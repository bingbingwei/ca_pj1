==> flow/design.v <==
module Data_Memory
(
   clk_i,
	address_i,
	Memory_write_i,
	Memory_read_i,
	write_data_i,
	read_data_o
);
input             clk_i;
input	   [31:0]	address_i;
input	            Memory_write_i;
input	            Memory_read_i;
input	   [31:0]	write_data_i;
output	[31:0]	read_data_o;
reg		[7:0]	memory	[0:31];
assign read_data_o = (Memory_read_i) ? {memory[address_i+3], memory[address_i+2], memory[address_i+1], memory[address_i]} : 32'b0;
always@(posedge clk_i) begin
   if(Memory_write_i) begin
      memory[address_i] <= write_data_i[7:0]; 
      memory[address_i+1] <= write_data_i[15:8];
      memory[address_i+2] <= write_data_i[23:16];
      memory[address_i+3] <= write_data_i[31:24];
   end
end
endmodule
### From RTL to reports: Data_Memory

Tool output for the design above, in the order of the flow.
Line numbers count from 1 in the design file above.
Operators carry their Yosys type and port widths (W data, S select, Z words).
Library cell names are shortened.
A cell with n/a has no value.

| design | value |
|---|---|
| top module | Data_Memory |
| clock input | clk_i |
| library | sky130hd |
| library corner | tt_025C_1v80 |

### Elaborated design

Yosys after proc, flatten, opt, wreduce and memory -nomap, before mapping. Enables and synchronous resets that opt folds into registers are not counted as muxes. Memory bits, and registers merged into a memory's read port (data or address), are not among the register bits. Print and check cells are not counted. Equal cells are merged and count once.
Yosys's memory passes give these memory sizes; they may raise the number of words (mostly to a power of two), join words into wider ones and drop unused or constant bits.

| cells by class | value |
|---|---|
| multiplexer cells | 10 |
| add/sub/neg operators | 3 |

Operators by type and width:

| operator | count |
|---|---|
| $mux W32 | 1 |
| $mux W8 | 4 |
| $mux W5 | 4 |
| $add A5 B2 Y5 const B | 2 |
| $add A5 B1 Y5 const B | 1 |
| $mux W1 | 1 |

| bit counts | value |
|---|---|
| register bits | 0 |
| elaborated cells | 14 |
| memories | 1 |
| output and inout port bits | 32 |
| memory bits (writable) | 256 |
| input bits | 67 |

Memories:

| memory | words | width | rd ports | wr ports | line | source |
|---|---|---|---|---|---|---|
| memory | 32 | 8 | 4 | 4 | 16 | `reg [7:0] memory [0:31];` |

### Longest topological paths

Longest topological path by Yosys (ltp), each cell counted once; first at word level (registers and memories cut), then after technology mapping (sequential cells cut; the memories' decode and read muxes count).

| depth | value |
|---|---|
| word-level depth | 2 |
| ABC_AREA | 0 |
| mapped depth | 14 |
| gate-level depth less buffers | 8 |

### Mapped cells and area

Source: synth_stat.txt of the flow (Yosys; design flattened, memories mapped). It holds for the ABC_AREA given above (unset counts as 0); a run with the other value may have another netlist.

| synthesis totals | value |
|---|---|
| mapped area | 26183.9 sq um |
| mapped cells | 2309 |
| sequential area | 7687.4 sq um |
| buffer cells | 268 |
| mapped flip-flops | 256 |

Cells by type:

| cell type | count | area in all (sq um) |
|---|---|---|
| edfxtp_1 | 256 | 7.69E+03 |
| mux4_2 | 256 | 5765.53 |
| mux2_2 | 308 | 3.47E+03 |
| mux2i_1 | 257 | 2.57E+03 |
| nand2_1 | 279 | 1.05E+03 |
| o21ai_0 | 173 | 865.83 |
| clkbuf_1 | 133 | 499.229 |
| buf_2 | 87 | 435.418 |
| nor2_1 | 71 | 266.506 |
| o21ai_1 | 47 | 235.226 |
| buf_4 | 27 | 202.694 |
| nand3_1 | 39 | 195.187 |
| a211oi_1 | 20 | 150.144 |
| a21oi_1 | 28 | 140.134 |
| o31ai_1 | 17 | 127.622 |
| nor3_2 | 12 | 120.115 |
| nor3_1 | 21 | 105.101 |
| o21ai_2 | 12 | 105.101 |

Other cell types: 67; their cells: 266.

### Worst setup path after synthesis

Path of least setup slack by OpenSTA after synthesis, without wires, with an ideal clock, recovery checks aside; 20% of the period is set as input and as output delay. Where synthesis merged equal registers, the netlist keeps one of their names.

| timing post-synthesis | value |
|---|---|
| path type | input to output |
| start | in address_i[1] |
| end | out read_data_o[27] |
| output delay | 0.960 ns |
| buffers on the path | 8 |
| input delay | 0.960 ns |
| setup slack | -0.227 ns |
| delay of the path | 3.107 ns |
| launch time at the first pin | 0.960 ns |
| stages | 12 |
| required time | 3.840 ns |
| period | 4.8 ns |
| arrival | 4.067 ns |
| synthesis period reached | 5.027 ns |

"delay of the path" is the arrival time less input delay plus setup time.
A path that ends at an output port has no setup time.
"stages" counts driving pins, that of a launching flip-flop among them; a cell with two outputs on the path counts twice.
"synthesis period reached" is the clock period less the worst setup slack; recovery checks do not enter. This is arithmetic on one report: input and output delays are still those of the set period (20% each).
The rows between start and end are the longest chain of elaborated cells between them; the timing report does not say that the signal goes this way. Where chains are equally long, one stands for them.
Each line given opens the expression or statement behind the cell; cells for indexed reads and writes are added by Yosys, which also makes memories of some case tables.
The chain passes a memory read, where the word-level depth is cut; so it can be longer than that depth.

| on the way, post-synthesis | value |
|---|---|
| path through | buf_2 -> buf_4 -> buf_2 -> buf_1 -> inv_1 -> ha_1 -> buf_2 -> buf_2 -> clkbuf_1 -> clkbuf_1 -> mux4_2 -> a221oi_1 |
| cells in the longest elaborated chain | 3 |
| elaborated cells between the ends (all ways) | 3 |
| classes of those cells | 1 x add/sub; 1 x mux; 1 x memory |

RTL lines, path post-synthesis:

| element | line | source |
|---|---|---|
| start: declaration | 11 | `input [31:0] address_i;` |
| $add A5 B2 Y5 | 17 | `assign read_data_o = (Memory_read_i) ? {memory[address_i+3], memory[address_i+2], memory[address_i+1], memory[ ...` |
| $mem_v2 Z32 W8 | 16 | `reg [7:0] memory [0:31];` |
| $mux W32 | 17 |  |
| end: declaration | 15 | `output [31:0] read_data_o;` |

### Worst path after layout

From the final timing report of entry A: the path of least setup slack in the routed layout; clock arrival at registers is part of the times.

| timing post-layout | value |
|---|---|
| path type | input to output |
| start | in address_i[2] |
| end | out read_data_o[18] |
| output delay | 1.08 ns |
| required time | 4.33 ns |
| setup slack | 0.77 ns |
| stages | 11 |
| input delay | 1.08 ns |
| launch time at the first pin | 1.08 ns |
| period | 5.41 ns |
| buffers on the path | 4 |
| arrival | 3.56 ns |

The rows between start and end are the longest chain of elaborated cells between them; the timing report does not say that the signal goes this way. Where chains are equally long, one stands for them.
The chain passes a memory read, where the word-level depth is cut; so it can be longer than that depth.

| on the way, post-layout | value |
|---|---|
| path through | buf_4 -> ha_4 -> buf_4 -> and2b_1 -> a21oi_4 -> o22ai_2 -> buf_6 -> a222oi_1 -> nand3_1 -> and3_1 -> clkdlybuf4s50_1 |
| cells in the longest elaborated chain | 3 |
| elaborated cells between the ends (all ways) | 3 |
| classes of those cells | 1 x add/sub; 1 x mux; 1 x memory |

RTL lines, path post-layout:

| element | line | source |
|---|---|---|
| start: declaration | 11 | `input [31:0] address_i;` |
| $add A5 B2 Y5 | 17 | `assign read_data_o = (Memory_read_i) ? {memory[address_i+3], memory[address_i+2], memory[address_i+1], memory[ ...` |
| $mem_v2 Z32 W8 | 16 | `reg [7:0] memory [0:31];` |
| $mux W32 | 17 |  |
| end: declaration | 15 | `output [31:0] read_data_o;` |

==> results <==
Data_Memory through Yosys and OpenROAD on sky130hd: 2 stored runs, unordered, with their settings and measured results. The constraints put input and output delay at 20% of the set period each and load the outputs with 0.01 pF.
"period reached" means the clock period less the worst setup slack. The figure is calculated, with input and output delays left at 20% of the set period.
By "worst path time" is meant the share of the clock period that the worst setup path is allowed (20% is reserved at inputs, 20% at outputs), minus its slack. Clock arrival times at its registers enter into it.
Among the settings, -- means not set for that run.

| item | entry A | entry B |
|---|---|---|
| period_ns | 5.41 | 7.51 |
| SETUP_SLACK_MARGIN | 0.85 | 2.1 |
| CAP_MARGIN | 20 | 20 |
| CORE_MARGIN | 2 | 6 |
| CORE_UTILIZATION | 40 | 27 |
| SLEW_MARGIN | 20 | 20 |
| PLACE_DENSITY_LB_ADDON | -- | 0.06 |
| GPL_ROUTABILITY_DRIVEN | -- | 1 |
| MIN_ROUTING_LAYER | -- | met1 |
| netlist area reported by Yosys (sq um) | 26183.9 | 26183.9 |
| area inside the die boundary (sq um) | 67522.0 | 104594.0 |
| standard-cell area after layout (sq um) | 30778.3 | 31276.2 |
| utilization (%) | 47.7 | 32.7 |
| lowest setup slack (ns) | 0.770 | 2.068 |
| total negative setup slack (ns) | 0.000 | 0.000 |
| period reached (ns) | 4.640 | 5.442 |
| worst path time (ns) | 2.48 | 2.44 |
| critical path type | input to output | input to output |
